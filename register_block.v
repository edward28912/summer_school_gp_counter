==> flow/design.v <==
module register_block(
	input clk_i,
	input rstn_i,
	input acc_en_i,
	input wr_en_i,
	input [2:0] addr_i,
	input [15:0] wdata_i,
	input [9:0] counter_i,
	input [9:0] captured_value_i,
	input tm_running_i,
	output reg [15:0] rdata_o,
	output [1:0] mode_o,
	output [9:0] duty_cycle_o,
	output [1:0] frequency_selection_o,
	output [3:0] input_selection_o,
	output [1:0] trigger_selection_o,
	output out_function_o,
	output [1:0] capture_selection_o,
	output [9:0] target_value_o,
	output clear_o,
	output sw_trigger_o
);
	reg [15:0] CTRL0;
	reg [15:0] PWM_MODE;
	reg [15:0] CNT_TIMER_MODE0;
	reg [15:0] CNT_TIMER_MODE1;
	reg [15:0] ACT_CNT_VALUE;
	reg [15:0] COMMAND;
	reg [15:0] CAPTURE_STATUS;
	always@(posedge clk_i, negedge rstn_i) begin
		if(!rstn_i) begin
			CTRL0 <= 0;
			PWM_MODE <= 0;
			CNT_TIMER_MODE0 <= 0;
			CNT_TIMER_MODE1 <= 0;
			ACT_CNT_VALUE <= 0;
			COMMAND <= 0;
			CAPTURE_STATUS <= 0;
		end
		else begin
			if(acc_en_i && wr_en_i) begin
				case(addr_i) 
					3'b000: CTRL0 <= wdata_i;
					3'b001: PWM_MODE <= wdata_i ;
					3'b010: CNT_TIMER_MODE0 <= wdata_i;
					3'b011: CNT_TIMER_MODE1 <= wdata_i;
					3'b101: COMMAND <= wdata_i;
				endcase
			end
		end
	end
	always@(*) begin
		if(!rstn_i) 
			rdata_o = 0;
		else begin
			if(acc_en_i && !wr_en_i) begin
				case(addr_i) 
					3'b000: rdata_o = {14'b00_0000_0000_0000, mode_o};
					3'b001: rdata_o = {2'b00, frequency_selection_o, 2'b00, duty_cycle_o};	
					3'b010: rdata_o = {2'b00, capture_selection_o, 3'b000, out_function_o, 2'b00, trigger_selection_o, input_selection_o};
					3'b011: rdata_o = {6'b00_0000, target_value_o};
					3'b100: rdata_o = {6'b00_0000, counter_i};
					3'b110: rdata_o = {3'b000, tm_running_i, 2'b00, captured_value_i};
					default: rdata_o= 0;
				endcase
			end else
				rdata_o = 0;
			end
		end
	assign mode_o 					= CTRL0[1:0];
	assign duty_cycle_o 			= PWM_MODE[9:0];
	assign frequency_selection_o 	= PWM_MODE[13:12];
	assign input_selection_o		= CNT_TIMER_MODE0[3:0];
	assign trigger_selection_o 		= CNT_TIMER_MODE0[5:4];
	assign out_function_o 			= CNT_TIMER_MODE0[8];
	assign capture_selection_o		= CNT_TIMER_MODE0[13:12];
	assign target_value_o			= CNT_TIMER_MODE1[9:0];
	assign sw_trigger_o 			= COMMAND[4];
	assign clear_o					= COMMAND[0];
endmodule
Reports on register_block
Tool output for the design above, in the order of the flow.
Line numbers count from 1 in the design file above.
Library cell names are shortened.
{ "design": {"top_module": "register_block", "clk_port": "clk_i", "cell_library": "sky130hd", "pvt_corner": "tt_025C_1v80"} }

After elaboration
Yosys after proc, flatten, opt, wreduce and memory -nomap, before mapping. Enables and synchronous resets that opt folds into registers are not counted as muxes. Memory bits, and registers merged into a memory's read port (data or address), are not among the register bits. Print and check cells are not counted. Equal cells are merged and count once.
{ "word_totals": {"register_bits": 45, "inputBits": 44, "output_inout_bits": 51} }
{ "op_classes": {"eq_ne": 6, "muxes": 3, "reduce_logical": 9} }
{ "ops": {"columns": ["op", "count"], "rows": [
  ["14-bit case mux with 6-bit select", 1],
  ["14-bit two-way mux", 2],
  ["2-bit AND reduction", 5],
  ["3-bit equality test (second input constant)", 3],
  ["3-bit by 2-bit equality test with 1-bit output (second input constant)", 2],
  ["3-bit by 1-bit equality test with 1-bit output (second input constant)", 1],
  ["3-bit logical NOT", 1],
  ["1-bit logical AND", 2],
  ["1-bit logical NOT", 1]
]} }

Longest topological paths
Yosys ltp: most cells in a row. Word level: on the elaborated netlist, between registers, memories and ports. Mapped: between sequential cells and ports; inverters and the memories' decode and read muxes count.
{ "depth": {"word_depth": 4, "ABC_AREA": 0, "ltp_mapped": 6, "mapped_depth_nobuf": 3} }

Netlist
Yosys stat after the flow's synthesis: flattened, memories mapped to cells. It holds for the ABC_AREA given above (unset counts as 0); a run with the other value may have another netlist.
The area totals of this step are shown rounded.
{ "synth_totals": {"cell_count": 159, "mapped_area_um2": 1990, "ffs": 35, "buf_cells": 14} }
{ "by_type": {"columns": ["cell_type", "count", "type_area_um2"], "rows": [
  ["dfrtp_1", 35, 875.84],
  ["mux2_2", 31, 349.085],
  ["mux2_4", 10, 150.144],
  ["mux2i_1", 12, 120.115],
  ["a21oi_1", 12, 60.058],
  ["buf_4", 7, 52.55],
  ["mux4_2", 2, 45.043],
  ["a211o_1", 5, 43.792],
  ["buf_6", 3, 33.782],
  ["and3b_1", 3, 26.275],
  ["nand2_1", 7, 26.275],
  ["o22a_1", 3, 26.275],
  ["nand2b_1", 3, 18.768],
  ["nor2_1", 5, 18.768],
  ["nand3_4", 1, 17.517],
  ["nor3_4", 1, 16.266],
  ["nor2b_1", 2, 12.512],
  ["clkbuf_1", 3, 11.261]
]} }
Other cell types: 12; their cells: 14.

Timing after synthesis
Source: OpenSTA report_checks on the synthesized netlist (no wires, ideal clock, input and output delay 20% of the period each), path of least setup slack; recovery checks are left aside. Register names are those of the netlist, which keeps one name where synthesis merged equal registers.
{ "synth_timing": {"path_type": "input-to-output", "startpoint": "input port addr_i[1]", "endpoint": "output port rdata_o[5]", "tclk_ps": 1660, "input_delay_ps": 332, "output_delay_ps": 332, "t_first_pin_ps": 332, "arrival_ps": 1368, "path_slack_ps": -40, "delay_ps": 1036, "stages": 6, "n_path_buf": 3, "synth_period_reached_ps": 1700} }
"delay_ps" is the arrival time less input delay plus setup time.
At an output port there is no setup time.
"stages" counts driving pins, that of a launching flip-flop among them; a cell with two outputs on the path counts twice.
"synth_period_reached_ps" = period - worst setup slack (recovery checks aside). The figure is calculated, with input and output delays left at 20% of the set period.
Between the ends stands the longest chain of elaborated cells between them, by number of cells; it is not shown to be the way that was timed. Of several equally long chains one is given.
A line is the first line of the expression or statement that the cell stems from. Yosys adds cells for indexed reads and writes and turns some case tables into memories.
{ "synth_via": {"cell_sequence": "buf_4 > buf_4 > buf_4 > a21oi_1 > a211o_1 > a21oi_1", "elab_chain_len": 4} }
{ "synth_lines": {"columns": ["element", "line_no", "rtl"], "rows": [
  ["start, declared", 6, "input [2:0] addr_i,"],
  ["3-bit equality test", 57, "case(addr_i)"],
  ["14-bit case mux with 6-bit select", 57, null],
  ["14-bit two-way mux", 56, "if(acc_en_i && !wr_en_i) begin"],
  ["14-bit two-way mux", 53, "if(!rstn_i)"],
  ["end, declared", 11, "output reg [15:0] rdata_o,"]
]} }

Worst path after layout
Path of least setup slack in the final report of run 1 (OpenROAD, finished layout, wires in). Where an end is a register, its clock arrival counts in the times.
The report prints the path's times to 10 ps; the period is as set.
{ "layout_timing": {"path_type": "input-to-output", "startpoint": "input port wr_en_i", "endpoint": "output port rdata_o[12]", "tclk_ps": 2260, "input_delay_ps": 450, "output_delay_ps": 450, "t_first_pin_ps": 450, "arrival_ps": 1700, "path_slack_ps": 110, "stages": 5, "n_path_buf": 3} }
Between the ends stands the longest chain of elaborated cells between them, by number of cells; it is not shown to be the way that was timed. Of several equally long chains one is given.
{ "layout_via": {"cell_sequence": "clkdlybuf4s50_1 > nand4b_1 > buf_4 > a21oi_1 > dlygate4sd2_1", "elab_chain_len": 4} }
{ "layout_lines": {"columns": ["element", "line_no", "rtl"], "rows": [
  ["start, declared", 5, "input wr_en_i,"],
  ["1-bit logical NOT", 56, "if(acc_en_i && !wr_en_i) begin"],
  ["1-bit logical AND", 56, null],
  ["14-bit two-way mux", 56, null],
  ["14-bit two-way mux", 53, "if(!rstn_i)"],
  ["end, declared", 11, "output reg [15:0] rdata_o,"]
]} }

Subject: flow runs of register_block

Hi,

Settings and measured results of 2 stored flow runs for module register_block (sky130hd), not sorted in any way. The constraints put input and output delay at 20% of the set period each and load the outputs with 0.01 pF.
"achieved_period_ps" means the clock period less the worst setup slack. The figure is calculated, with input and output delays left at 20% of the set period.
"critical_path_time_ps" means the part of the period allowed to the worst setup path (the constraints hold back 20% at inputs and 20% at outputs) less its slack; where the path has registers, the arrival times of their clocks count too.
"fin_power_uw" rests on the timing tool's default activity at the inputs, not on a simulated workload.
"critical_path_time_ps" is known to 10 ps.
The measured numbers are rounded.

Run 1
==> flow/run.sh <==
#!/bin/bash
# the make line also repeats the synthesis and layout settings of config.mk as NAME=value (left out here)
make -C /OpenROAD-flow-scripts/flow DESIGN_CONFIG=/design/flow/config.mk WORK_HOME=/design/flow/orfs CLKGATE_MAP_FILE= finish
==> flow/config.mk <==
export PLATFORM = sky130hd
export DESIGN_NAME = register_block
export DESIGN_NICKNAME = register_block
export VERILOG_FILES = /design/flow/design.v
export SDC_FILE = /design/flow/constraint.sdc
export NUM_CORES = 4
export LEC_CHECK = 0
export ABC_AREA = 0
export CAP_MARGIN = 35
export CORE_ASPECT_RATIO = 0.82
export CORE_MARGIN = 10
export CORE_UTILIZATION = 24
export CTS_CLUSTER_DIAMETER = 115
export CTS_CLUSTER_SIZE = 49
export GPL_TIMING_DRIVEN = 1
export MAX_ROUTING_LAYER = met5
export PLACE_DENSITY_LB_ADDON = 0.18
export SLEW_MARGIN = 20
export TNS_END_PERCENT = 90
==> flow/constraint.sdc <==
create_clock -name core_clock -period 2.26 [get_ports {clk_i}]
set_input_delay 0.4520 -clock core_clock [delete_from_list [all_inputs] [get_ports {clk_i}]]
set_output_delay 0.4520 -clock core_clock [all_outputs]
set_load 0.01 [all_outputs]

==> results of run 1, as JSON <==
{
  "fin_power_uw": 2210,
  "final_stdcell_area_um2": 3170,
  "utilization_pct": 38.7,
  "yosys.chip_area_um2": 1990,
  "achieved_period_ps": 2153,
  "die_footprint_um2": 12400,
  "worstSetupSlack_ps": 107,
  "total_negative_slack_ps": 0,
  "critical_path_time_ps": 1250,
  "worst_path_kind": "input-to-output"
}

Run 2
==> flow/run.sh <==
#!/bin/bash
# the make line also repeats the synthesis and layout settings of config.mk as NAME=value (left out here)
make -C /OpenROAD-flow-scripts/flow DESIGN_CONFIG=/design/flow/config.mk WORK_HOME=/design/flow/orfs CLKGATE_MAP_FILE= finish
==> flow/config.mk <==
export PLATFORM = sky130hd
export DESIGN_NAME = register_block
export DESIGN_NICKNAME = register_block
export VERILOG_FILES = /design/flow/design.v
export SDC_FILE = /design/flow/constraint.sdc
export NUM_CORES = 4
export LEC_CHECK = 0
export CAP_MARGIN = 25
export CORE_MARGIN = 2
export CORE_UTILIZATION = 54
export CTS_CLUSTER_SIZE = 96
export MAX_ROUTING_LAYER = met4
export PLACE_DENSITY = 0.76
export SLEW_MARGIN = 20
export TNS_END_PERCENT = 15
==> flow/constraint.sdc <==
create_clock -name core_clock -period 1.62 [get_ports {clk_i}]
set_input_delay 0.3240 -clock core_clock [delete_from_list [all_inputs] [get_ports {clk_i}]]
set_output_delay 0.3240 -clock core_clock [all_outputs]
set_load 0.01 [all_outputs]

==> results of run 2, as JSON <==
{
  "fin_power_uw": 3450,
  "final_stdcell_area_um2": 3420,
  "utilization_pct": 94.9,
  "yosys.chip_area_um2": 1990,
  "achieved_period_ps": 1895,
  "die_footprint_um2": 4200,
  "worstSetupSlack_ps": -275,
  "total_negative_slack_ps": -1580,
  "critical_path_time_ps": 1570,
  "worst_path_kind": "reg-to-output"
}

Regards
